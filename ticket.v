==> flow/design.v <==
module ticket_machine_fsm(
    input clk,                   
    input reset,                 
    input [3:0] start_station,   
    input [3:0] dest_station,    
    input [6:0] amount,          
    input valid_input,           
    input cancel,                
    output reg [6:0] return_amt,  
    output reg print_ticket,     
    output reg [6:0] fare,       
    output reg [6:0] remaining,  
    output reg [6:0] state       
);
    parameter [6:0] RDY            = 7'b0000001;
    parameter [6:0] CALC_FARE      = 7'b0000010;
    parameter [6:0] ACCEPT_PAYMENT = 7'b0000100;
    parameter [6:0] CHECK_PAYMENT  = 7'b0001000;
    parameter [6:0] PRINT_TICKET   = 7'b0010000;
    parameter [6:0] RETURN_CHANGE  = 7'b0100000;
    parameter [6:0] CANCEL_STATE   = 7'b1000000;
    reg [6:0] fare_station_1, fare_station_2, fare_station_3, fare_station_4, fare_station_5;
    reg [6:0] fare_station_6, fare_station_7, fare_station_8, fare_station_9, fare_station_10;
    reg [6:0] total_amount;
    initial begin
        fare_station_1 = 7'd10;
        fare_station_2 = 7'd20;
        fare_station_3 = 7'd30;
        fare_station_4 = 7'd40;
        fare_station_5 = 7'd50;
        fare_station_6 = 7'd60;
        fare_station_7 = 7'd70;
        fare_station_8 = 7'd80;
        fare_station_9 = 7'd90;
        fare_station_10 = 7'd100;
    end
    function [6:0] get_station_fare;
        input [3:0] station;
        begin
            case(station)
                4'd1: get_station_fare = fare_station_1;
                4'd2: get_station_fare = fare_station_2;
                4'd3: get_station_fare = fare_station_3;
                4'd4: get_station_fare = fare_station_4;
                4'd5: get_station_fare = fare_station_5;
                4'd6: get_station_fare = fare_station_6;
                4'd7: get_station_fare = fare_station_7;
                4'd8: get_station_fare = fare_station_8;
                4'd9: get_station_fare = fare_station_9;
                4'd10: get_station_fare = fare_station_10;
                default: get_station_fare = 7'd0;
            endcase
        end
    endfunction
    always @(posedge clk or posedge reset) begin
        if (reset) begin
            state <= RDY;
            print_ticket <= 0;
            return_amt <= 7'd0;
            fare <= 7'd0;
            remaining <= 7'd0;
            total_amount <= 7'd0;
        end else begin
            case (state)
                RDY: begin
                    print_ticket <= 0;
                    return_amt <= 7'd0;
                    remaining <= 7'd0;
                    total_amount <= 7'd0;
                    if (cancel) begin
                        state <= CANCEL_STATE;
                    end else if (valid_input && start_station > 0 && start_station <= 10 && dest_station > 0 && dest_station <= 10) begin
                        state <= CALC_FARE;
                    end
                end
                CALC_FARE: begin
                    if (start_station != dest_station) begin
                        fare <= (start_station > dest_station) ?
                                (get_station_fare(start_station) - get_station_fare(dest_station)) :
                                (get_station_fare(dest_station) - get_station_fare(start_station));
                        total_amount <= 7'd0;  
                        state <= ACCEPT_PAYMENT;
                    end else begin
                        state <= RDY;  
                    end
                end
                ACCEPT_PAYMENT: begin
                    if (cancel) begin
                        state <= CANCEL_STATE;
                    end else if (valid_input && amount > 0) begin
                        total_amount <= total_amount + amount;
                        state <= CHECK_PAYMENT;
                    end
                end
                CHECK_PAYMENT: begin
                    if (total_amount >= fare) begin
                        return_amt <= total_amount - fare;
                        state <= PRINT_TICKET;
                    end else begin
                        remaining <= fare - total_amount;
                        state <= ACCEPT_PAYMENT;  
                    end
                end
                PRINT_TICKET: begin
                    print_ticket <= 1;  
                    if (return_amt > 0) begin
                        state <= RETURN_CHANGE;  
                    end else begin
                        state <= RDY;  
                    end
                end
                RETURN_CHANGE: begin
                    return_amt <= 7'd0;  
                    state <= RDY;
                end
                CANCEL_STATE: begin
                    return_amt <= total_amount;  
                    print_ticket <= 0;  
                    state <= RDY;   
                end
                default: state <= RDY;  
            endcase
        end
    end
endmodule
## Tool chain data of ticket_machine_fsm

Tool output for the design above, in the order of the flow.
Lines are those of the file above, counted from 1.
Operators carry their Yosys type and port widths (W data, S select, Z words).
Cell names lack the library's common part.
Not given: --

| set-up | value |
|---|---|
| design top | ticket_machine_fsm |
| clock | clk |
| library | sky130hd |
| corner | tt_025C_1v80 |

## Word level

Counts by Yosys on the flattened word-level netlist (proc, flatten, opt, wreduce; memories kept). Register bits leave out memories and registers merged into their read ports (data or address). Print and check cells are left out. Cells with the same type and inputs are merged into one.

| storage and ports | value |
|---|---|
| register bits after elaboration | 36 |
| input bits | 19 |
| output and inout bits | 29 |
| elaborated cells | 94 |

| cells by class | value |
|---|---|
| add/sub/neg operators | 5 |
| order comparisons | 8 |
| eq/ne operators | 35 |
| multiplexer cells | 24 |
| reductions and logical operators | 16 |

Operators by type and width:

| cell | number |
|---|---|
| $pmux W7 S10 | 2 |
| $mux W7 | 14 |
| $pmux W7 S3 | 2 |
| $pmux W7 S5 | 1 |
| $eq A4 B3 Y1 const B | 8 |
| $sub A7 B7 Y7 | 4 |
| $eq A4 B4 Y1 const B | 6 |
| $eq A4 B2 Y1 const B | 4 |
| $gt A7 B1 Y1 const B | 2 |
| $pmux W7 S2 | 1 |
| $ne A2 B2 Y1 const B | 5 |
| $reduce_and A2 Y1 | 4 |
| $gt A4 B1 Y1 const B | 2 |
| $eq A4 B1 Y1 const B | 2 |
| $le A4 B4 Y1 const B | 2 |
| $eq A7 B1 Y1 const B | 1 |
| $eq A7 B2 Y1 const B | 1 |
| $eq A7 B3 Y1 const B | 1 |
| $eq A7 B4 Y1 const B | 1 |
| $eq A7 B5 Y1 const B | 1 |
| $eq A7 B6 Y1 const B | 1 |
| $add A7 B7 Y7 | 1 |
| $ge A7 B7 Y1 | 1 |
| $eq A7 B7 Y1 const B | 1 |
| $ne A3 B3 Y1 const B | 2 |
| $reduce_bool A3 Y1 | 2 |
| $mux W6 | 1 |
| $logic_and A1 B1 Y1 | 5 |

Other operator kinds: 8; their cells: 10.

## Longest topological paths

Yosys ltp: most cells in a row. Word level: on the elaborated netlist, between registers, memories and ports. Mapped: between sequential cells and ports; inverters and the memories' decode and read muxes count.

| logic depth | value |
|---|---|
| depth in word-level cells | 8 |
| ABC_AREA | 0 |
| mapped depth | 12 |
| mapped depth without buffers | 11 |

## Netlist

The flow's flattened synthesis, as Yosys stat reports it; memories are mapped. The netlist is that of the ABC_AREA named above (0 if unset); the other value can give another one.

| mapped netlist | value |
|---|---|
| cells in the netlist | 378 |
| synthesis area | 3220.6 sq um |
| sequential part of the area | 877.1 sq um |
| flip-flop cells | 35 |
| buffer cells | 17 |

Cell types:

| type | number | area in all (sq um) |
|---|---|---|
| dfrtp_1 | 34 | 850.816 |
| ha_1 | 32 | 400.384 |
| inv_1 | 38 | 142.637 |
| nand2_1 | 38 | 142.637 |
| o21ai_0 | 28 | 140.134 |
| a21oi_1 | 27 | 135.13 |
| fa_1 | 5 | 100.096 |
| xnor2_1 | 11 | 96.342 |
| a21o_1 | 11 | 82.579 |
| mux2i_1 | 8 | 80.077 |
| mux2_2 | 7 | 78.826 |
| nor2_1 | 21 | 78.826 |
| a22o_1 | 7 | 61.309 |
| xor2_1 | 6 | 52.55 |
| nand3_1 | 9 | 45.043 |
| nand2b_1 | 6 | 37.536 |
| nor2b_1 | 6 | 37.536 |
| nor3_1 | 7 | 35.034 |

Other cell types: 46; their cells: 77.

## Path before layout

Source: OpenSTA report_checks on the synthesized netlist (no wires, ideal clock, input and output delay 20% of the period each), path of least setup slack; recovery checks are left aside. Register names are those of the netlist, which keeps one name where synthesis merged equal registers.

| timing path post-synthesis | value |
|---|---|
| kind | input to register |
| start point | input dest_station[3] |
| end point | register total_amount[6] |
| clock period | 3180 ps |
| external input delay | 636 ps |
| setup time | 126 ps |
| time at the first pin | 636 ps |
| arrival | 2612 ps |
| data required time | 3054 ps |
| setup slack | 441 ps |
| delay of the path | 2102 ps |
| stages on the path | 10 |
| path buffers | 2 |
| synthesis period reached | 2739 ps |

"delay of the path" = arrival - input delay + setup time.
"stages on the path": output pins that drive a net of the path, with the launching flip-flop's if there is one; two outputs of one cell count as two.
"synthesis period reached" is the clock period less the worst setup slack; recovery checks do not enter. This is arithmetic on one report: input and output delays are still those of the set period (20% each).
The rows between start and end are the longest chain of elaborated cells between them; the timing report does not say that the signal goes this way. Where chains are equally long, one stands for them.
A line is the first line of the expression or statement that the cell stems from. Yosys adds cells for indexed reads and writes and turns some case tables into memories.
A register here has more assigning lines than the two given.

| on the way, post-synthesis | value |
|---|---|
| cells stage by stage | clkbuf_1 -> inv_1 -> ha_1 -> nand4_1 -> nand3b_1 -> a21oi_1 -> o21ai_1 -> or4b_1 -> buf_2 -> a221o_1 |
| length of the longest elaborated chain | 3 |
| elaborated cells between the ends (all ways) | 5 |
| RTL lines with such cells | 2 |
| classes of those cells | eq/ne: 2; mux: 2; reduce/logical: 1 |

RTL lines, path post-synthesis:

| item | RTL line | source |
|---|---|---|
| from (decl) | 5 | `input [3:0] dest_station,` |
| $ne A4 B4 Y1 | 77 | `if (start_station != dest_station) begin` |
| $mux W7 | 77 |  |
| $pmux W7 S3 | 64 | `case (state)` |
| to (assign) | 62 | `total_amount <= 7'd0;` |
| to (assign) | 91 | `total_amount <= total_amount + amount;` |
| to (decl) | 24 | `reg [6:0] total_amount;` |

## Worst path after layout

Path of least setup slack in the final report of flow run A (OpenROAD, finished layout, wires in). Where an end is a register, its clock arrival counts in the times.
The path's times are printed in steps of 10 ps; the period is the one set.

| timing path post-layout | value |
|---|---|
| kind | input to register |
| start point | input start_station[1] |
| end point | register fare[5] |
| clock period | 3070 ps |
| external input delay | 610 ps |
| setup time | 120 ps |
| time at the first pin | 610 ps |
| arrival | 2910 ps |
| data required time | 3220 ps |
| setup slack | 320 ps |
| stages on the path | 13 |
| path buffers | 2 |

The rows between start and end are the longest chain of elaborated cells between them; the timing report does not say that the signal goes this way. Where chains are equally long, one stands for them.

| on the way, post-layout | value |
|---|---|
| cells stage by stage | clkdlybuf4s50_1 -> buf_4 -> o21ai_0 -> nand2_1 -> inv_1 -> ha_1 -> inv_1 -> fa_1 -> a21o_1 -> a21oi_1 -> mux2i_1 -> xnor2_1 -> o21ai_0 |
| length of the longest elaborated chain | 6 |
| elaborated cells between the ends (all ways) | 21 |
| RTL lines with such cells | 6 |
| classes of those cells | add/sub: 2; compare: 1; eq/ne: 11; mux: 6; reduce/logical: 1 |

RTL lines, path post-layout:

| item | RTL line | source |
|---|---|---|
| from (decl) | 4 | `input [3:0] start_station,` |
| $eq A4 B4 Y1 | 40 | `case(station)` |
| $pmux W7 S10 | 40 |  |
| $mux W7 | 77 | `if (start_station != dest_station) begin` |
| $mux W7 | 64 | `case (state)` |
| $sub A7 B7 Y7 | 80 | `(get_station_fare(dest_station) - get_station_fare(start_station));` |
| $mux W7 | 78 | `fare <= (start_station > dest_station) ?` |
| to (assign) | 60 | `fare <= 7'd0;` |
| to (assign) | 78 |  |
| to (decl) | 11 | `output reg [6:0] fare,` |

Data sheet: physical implementation of ticket_machine_fsm

Top module ticket_machine_fsm; platform sky130hd; tools Yosys and OpenROAD; 2 stored runs in no particular order. Input and output delays are each 20% of the period that was set; the output load is 0.01 pF.
By "worst path time" is meant the share of the clock period that the worst setup path is allowed (20% is reserved at inputs, 20% at outputs), minus its slack. Clock arrival times at its registers enter into it.
"worst path time" is known to 10 ps.

#### Flow run A

| setting | value |
|---|---|
| period_ns | `3.07` |
| CORE_UTILIZATION | `31` |
| SETUP_SLACK_MARGIN | `0.27` |
| PLACE_DENSITY | `0.83` |
| HOLD_SLACK_MARGIN | `-0.07` |
| CORE_ASPECT_RATIO | `1.13` |
| CORE_MARGIN | `6` |
| TNS_END_PERCENT | `75` |
| GPL_ROUTABILITY_DRIVEN | `1` |
| CTS_CLUSTER_DIAMETER | `378` |
| MAX_ROUTING_LAYER | `met4` |
| CAP_MARGIN | `20` |
| SLEW_MARGIN | `20` |

| result | value |
|---|---|
| standard-cell area after layout | 4035.1 sq um |
| worst path time | 2140 ps |
| class of the worst setup path | input to register |
| utilization in the final report | 0.399 |
| area inside the die boundary | 12984.0 sq um |
| setup slack of the worst path | 315 ps |
| summed negative setup slack | 0 ps |
| lowest hold slack | 510 ps |
| chip area after synthesis (Yosys) | 3220.6 sq um |

#### Flow run B

| setting | value |
|---|---|
| period_ns | `4.28` |
| CORE_UTILIZATION | `56` |
| SETUP_SLACK_MARGIN | `0.02` |
| PLACE_DENSITY_LB_ADDON | `0.23` |
| CORE_ASPECT_RATIO | `0.64` |
| CORE_MARGIN | `5` |
| CELL_PAD_IN_SITES_DETAIL_PLACEMENT | `2` |
| TNS_END_PERCENT | `40` |
| ABC_AREA | `0` |
| GPL_TIMING_DRIVEN | `1` |
| CTS_CLUSTER_DIAMETER | `175` |
| CAP_MARGIN | `5` |
| MIN_ROUTING_LAYER | `met2` |
| SLEW_MARGIN | `20` |

No results, placement failed with DPL-0033.
